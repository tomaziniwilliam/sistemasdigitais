==> flow/design.v <==
module piscaleds(
		input CLOCK_50,
		input [3:0] KEY,  
		output [7:0]LEDG  
	);
	reg [25:0] contador = 0;
	reg [7:0] l = 0;
	reg [3:0] cont = 1;
	assign LEDG = l;
	always @(posedge CLOCK_50) begin
		contador = contador + cont;
		if(contador == 50000000) begin
			contador = 0;
			l = ~l;
		end
		if(KEY == 14) begin
			contador = 0;
			cont = 1;
		end
		if(KEY == 13) begin
			contador = 0;
			cont = 2;
		end
		if(KEY == 11) begin
			contador = 0;
			cont = 4;
		end
		if(KEY == 7) begin
			contador = 0;
			cont = 8;
		end
	end
endmodule 
# Step by step through the tools: piscaleds
# The steps from the RTL of piscaleds to its reports follow in flow order.
# Line numbers count from 1 in the design file above.
# Operators carry their Yosys type and port widths (W data, S select, Z words).
# Cell names lack the library's common part.
# A cell with - has no value.
[design] design="piscaleds" clock="CLOCK_50" lib="sky130hd" corner="tt_025C_1v80"

# Word level
# Counts by Yosys on the flattened word-level netlist (proc, flatten, opt, wreduce; memories kept). Register bits leave out memories and registers merged into their read ports (data or address). Print and check cells are left out. Cells with the same type and inputs are merged into one.
[classes] addsub=1 n_shift=0 reduce_logical=5 n_cmp=0 logic=1 equal=5 div_mod_pow=0 mux=3 mul=0
[ops] cell="$eq A26 B26 Y1 const B" count=1
[ops] cell="$add A26 B4 Y26" count=1
[ops] cell="$eq A4 B4 Y1 const B" count=3
[ops] cell="$mux W4" count=3
[ops] cell="$not A8 Y8" count=1
[ops] cell="$reduce_or A5 Y1" count=1
[ops] cell="$eq A4 B3 Y1 const B" count=1
[ops] cell="$reduce_bool A3 Y1" count=1
[ops] cell="$reduce_or A3 Y1" count=1
[ops] cell="$reduce_bool A2 Y1" count=1
[ops] cell="$reduce_or A2 Y1" count=1
[bits] reg_bits=38 ramBits=0 clocked_rd_ports_x_width=0 memories=0 latch_bits=0 in_bits=5 rom_bits=0 output_inout_bits=8 wordCells=20

# Depth
# Longest topological path by Yosys (ltp), each cell counted once; first at word level (registers and memories cut), then after technology mapping (sequential cells cut; the memories' decode and read muxes count).
[logic_depth] word_depth=4 abc_area=0 mapped_depth=12 ltp_nobuf=10

# Netlist
# Yosys stat after the flow's synthesis: flattened, memories mapped to cells. It holds for the ABC_AREA given above (unset counts as 0); a run with the other value may have another netlist.
[mapped] sequential_area_um2=840.8 ffs=38 n_buf=14 area_um2=2025.7 cell_count=225
[types] type="dfxtp_1" count=30 area_total_um2=600.576
[types] type="edfxtp_1" count=8 area_total_um2=240.23
[types] type="xor2_1" count=14 area_total_um2=122.618
[types] type="xnor2_1" count=11 area_total_um2=96.342
[types] type="nand3_1" count=17 area_total_um2=85.082
[types] type="nor2_1" count=21 area_total_um2=78.826
[types] type="nor3_1" count=12 area_total_um2=60.058
[types] type="o21ai_0" count=12 area_total_um2=60.058
[types] type="inv_1" count=14 area_total_um2=52.55
[types] type="ha_1" count=4 area_total_um2=50.048
[types] type="a21oi_1" count=9 area_total_um2=45.043
[types] type="nand2_1" count=10 area_total_um2=37.536
[types] type="and3_1" count=5 area_total_um2=31.28
[types] type="a2111oi_4" count=1 area_total_um2=27.526
[types] type="clkbuf_1" count=7 area_total_um2=26.275
[types] type="nand4_1" count=4 area_total_um2=25.024
[types] type="nor2b_1" count=4 area_total_um2=25.024
[types] type="buf_4" count=3 area_total_um2=22.522
# Not listed: further types 28, cells in them 39.

# Timing after synthesis
# OpenSTA on the mapped netlist: ideal clock, no wires. The path of least setup slack (recovery checks aside). Input and output delay are each 20% of the period. Register names are those of the netlist, which keeps one name where synthesis merged equal registers.
[synth_timing] path_type="reg-to-reg" from="reg cont[0]" to="reg l[0]" period_ps=4570 driving_pins=12 path_delay_ps=2961 path_slack_ps=1609 path_buffers=2 arrival_time_ps=2659 setup_time_ps=302 required_ps=4268 launch_ps=0 period_less_setup_slack_ps=2961
# "path_delay_ps" is the arrival time less input delay plus setup time.
# "driving_pins" counts driving pins, that of a launching flip-flop among them; a cell with two outputs on the path counts twice.
# "period_less_setup_slack_ps" is the clock period less the worst setup slack; recovery checks do not enter. This is arithmetic on one report: input and output delays are still those of the set period (20% each).
# Between the ends stands the longest chain of elaborated cells between them, by number of cells; it is not shown to be the way that was timed. Of several equally long chains one is given.
# A line is the first line of the expression or statement that the cell stems from. Yosys adds cells for indexed reads and writes and turns some case tables into memories.
# At most two assigning lines are given for a register; there are more.
[synth_between] cell_sequence="dfxtp_1 -> ha_1 -> inv_1 -> fa_1 -> nand2b_1 -> a211oi_4 -> buf_4 -> nand3b_1 -> a221oi_1 -> nand4_1 -> a2111oi_4 -> buf_6" elab_chain_len=2 cone_cells=2 lines_between=2 classes_between="add/sub (1); eq/ne (1)"
[synth_lines] item="start, declared" line=8 source="reg [3:0] cont = 1;"
[synth_lines] item="start, assigned" line=18 source="cont = 1;"
[synth_lines] item="start, assigned" line=22 source="cont = 2;"
[synth_lines] item="$add A26 B4 Y26" line=11 source="contador = contador + cont;"
[synth_lines] item="$eq A26 B26 Y1" line=12 source="if(contador == 50000000) begin"
[synth_lines] item="end, assigned" line=14 source="l = ~l;"
[synth_lines] item="end, declared" line=7 source="reg [7:0] l = 0;"

# Worst path after layout
# Path of least setup slack in the final report of run A (OpenROAD, finished layout, wires in). Where an end is a register, its clock arrival counts in the times.
# The report prints the path's times to 10 ps; the period is as set.
[layout_timing] path_type="reg-to-reg" from="reg cont[0]" to="reg l[2]" driving_pins=12 path_buffers=2 path_slack_ps=380 launch_ps=290 arrival_time_ps=3290 setup_time_ps=280 period_ps=3660 required_ps=3670
# Between the ends stands the longest chain of elaborated cells between them, by number of cells; it is not shown to be the way that was timed. Of several equally long chains one is given.
# At most two assigning lines are given for a register; there are more.
[layout_between] cell_sequence="dfxtp_1 -> ha_1 -> inv_1 -> fa_1 -> nand2b_1 -> a211oi_4 -> buf_4 -> nand4_1 -> xnor2_1 -> nand4bb_1 -> a2111oi_4 -> buf_12" elab_chain_len=2 cone_cells=2 lines_between=2 classes_between="add/sub (1); eq/ne (1)"
[layout_lines] item="start, declared" line=8 source="reg [3:0] cont = 1;"
[layout_lines] item="start, assigned" line=18 source="cont = 1;"
[layout_lines] item="start, assigned" line=22 source="cont = 2;"
[layout_lines] item="$add A26 B4 Y26" line=11 source="contador = contador + cont;"
[layout_lines] item="$eq A26 B26 Y1" line=12 source="if(contador == 50000000) begin"
[layout_lines] item="end, assigned" line=14 source="l = ~l;"
[layout_lines] item="end, declared" line=7 source="reg [7:0] l = 0;"

Ticket comment

Top module piscaleds; platform sky130hd; tools Yosys and OpenROAD; 2 stored runs in no particular order. Input and output delays are each 20% of the period that was set; the output load is 0.01 pF.
"achieved clock period": clock period set for the run, less the worst setup slack. It is reckoned from that one timing run; input and output delays stay at 20% of the period that was set.
"worst setup path time" means the part of the period allowed to the worst setup path (the constraints hold back 20% at inputs and 20% at outputs) less its slack; where the path has registers, the arrival times of their clocks count too.
By "power" is meant OpenSTA's value without simulated activity: inputs other than the clock are taken to toggle once in ten clock periods, and the tool carries that through the logic.
"worst setup path time" is given in steps of 10 ps.
[run A] settings: period_ns=3.66, CORE_UTILIZATION=39, PLACE_DENSITY=0.54, HOLD_SLACK_MARGIN=-0.08, CORE_ASPECT_RATIO=0.66, CORE_MARGIN=8, CTS_CLUSTER_DIAMETER=68, CAP_MARGIN=35, MAX_ROUTING_LAYER=met4, SLEW_MARGIN=20
[run A] result: chip area after synthesis (Yosys) 2025.7 sq um, die area 7806.1 sq um, standard-cell area of the final layout 2334.7 sq um, utilization 46.3 %, worst setup slack after layout 384 ps, total negative slack 0 ps, worst hold slack 497 ps, power 1.177 mW, achieved clock period 3276 ps, worst setup path time 3280 ps, worst setup path kind reg-to-reg
[run B] settings: period_ns=2.46, CORE_UTILIZATION=69, SETUP_SLACK_MARGIN=0.07, PLACE_DENSITY_LB_ADDON=0.08, CORE_ASPECT_RATIO=1.68, TNS_END_PERCENT=60, ABC_AREA=1, CAP_MARGIN=20, SLEW_MARGIN=5, CORE_MARGIN=2
[run B] result: chip area after synthesis (Yosys) 2273.4 sq um, die area 3785.5 sq um, standard-cell area of the final layout 3004.1 sq um, utilization 93.6 %, worst setup slack after layout -162 ps, total negative slack -4563 ps, worst hold slack 551 ps, power 1.914 mW, achieved clock period 2622 ps, worst setup path time 2620 ps, worst setup path kind reg-to-reg
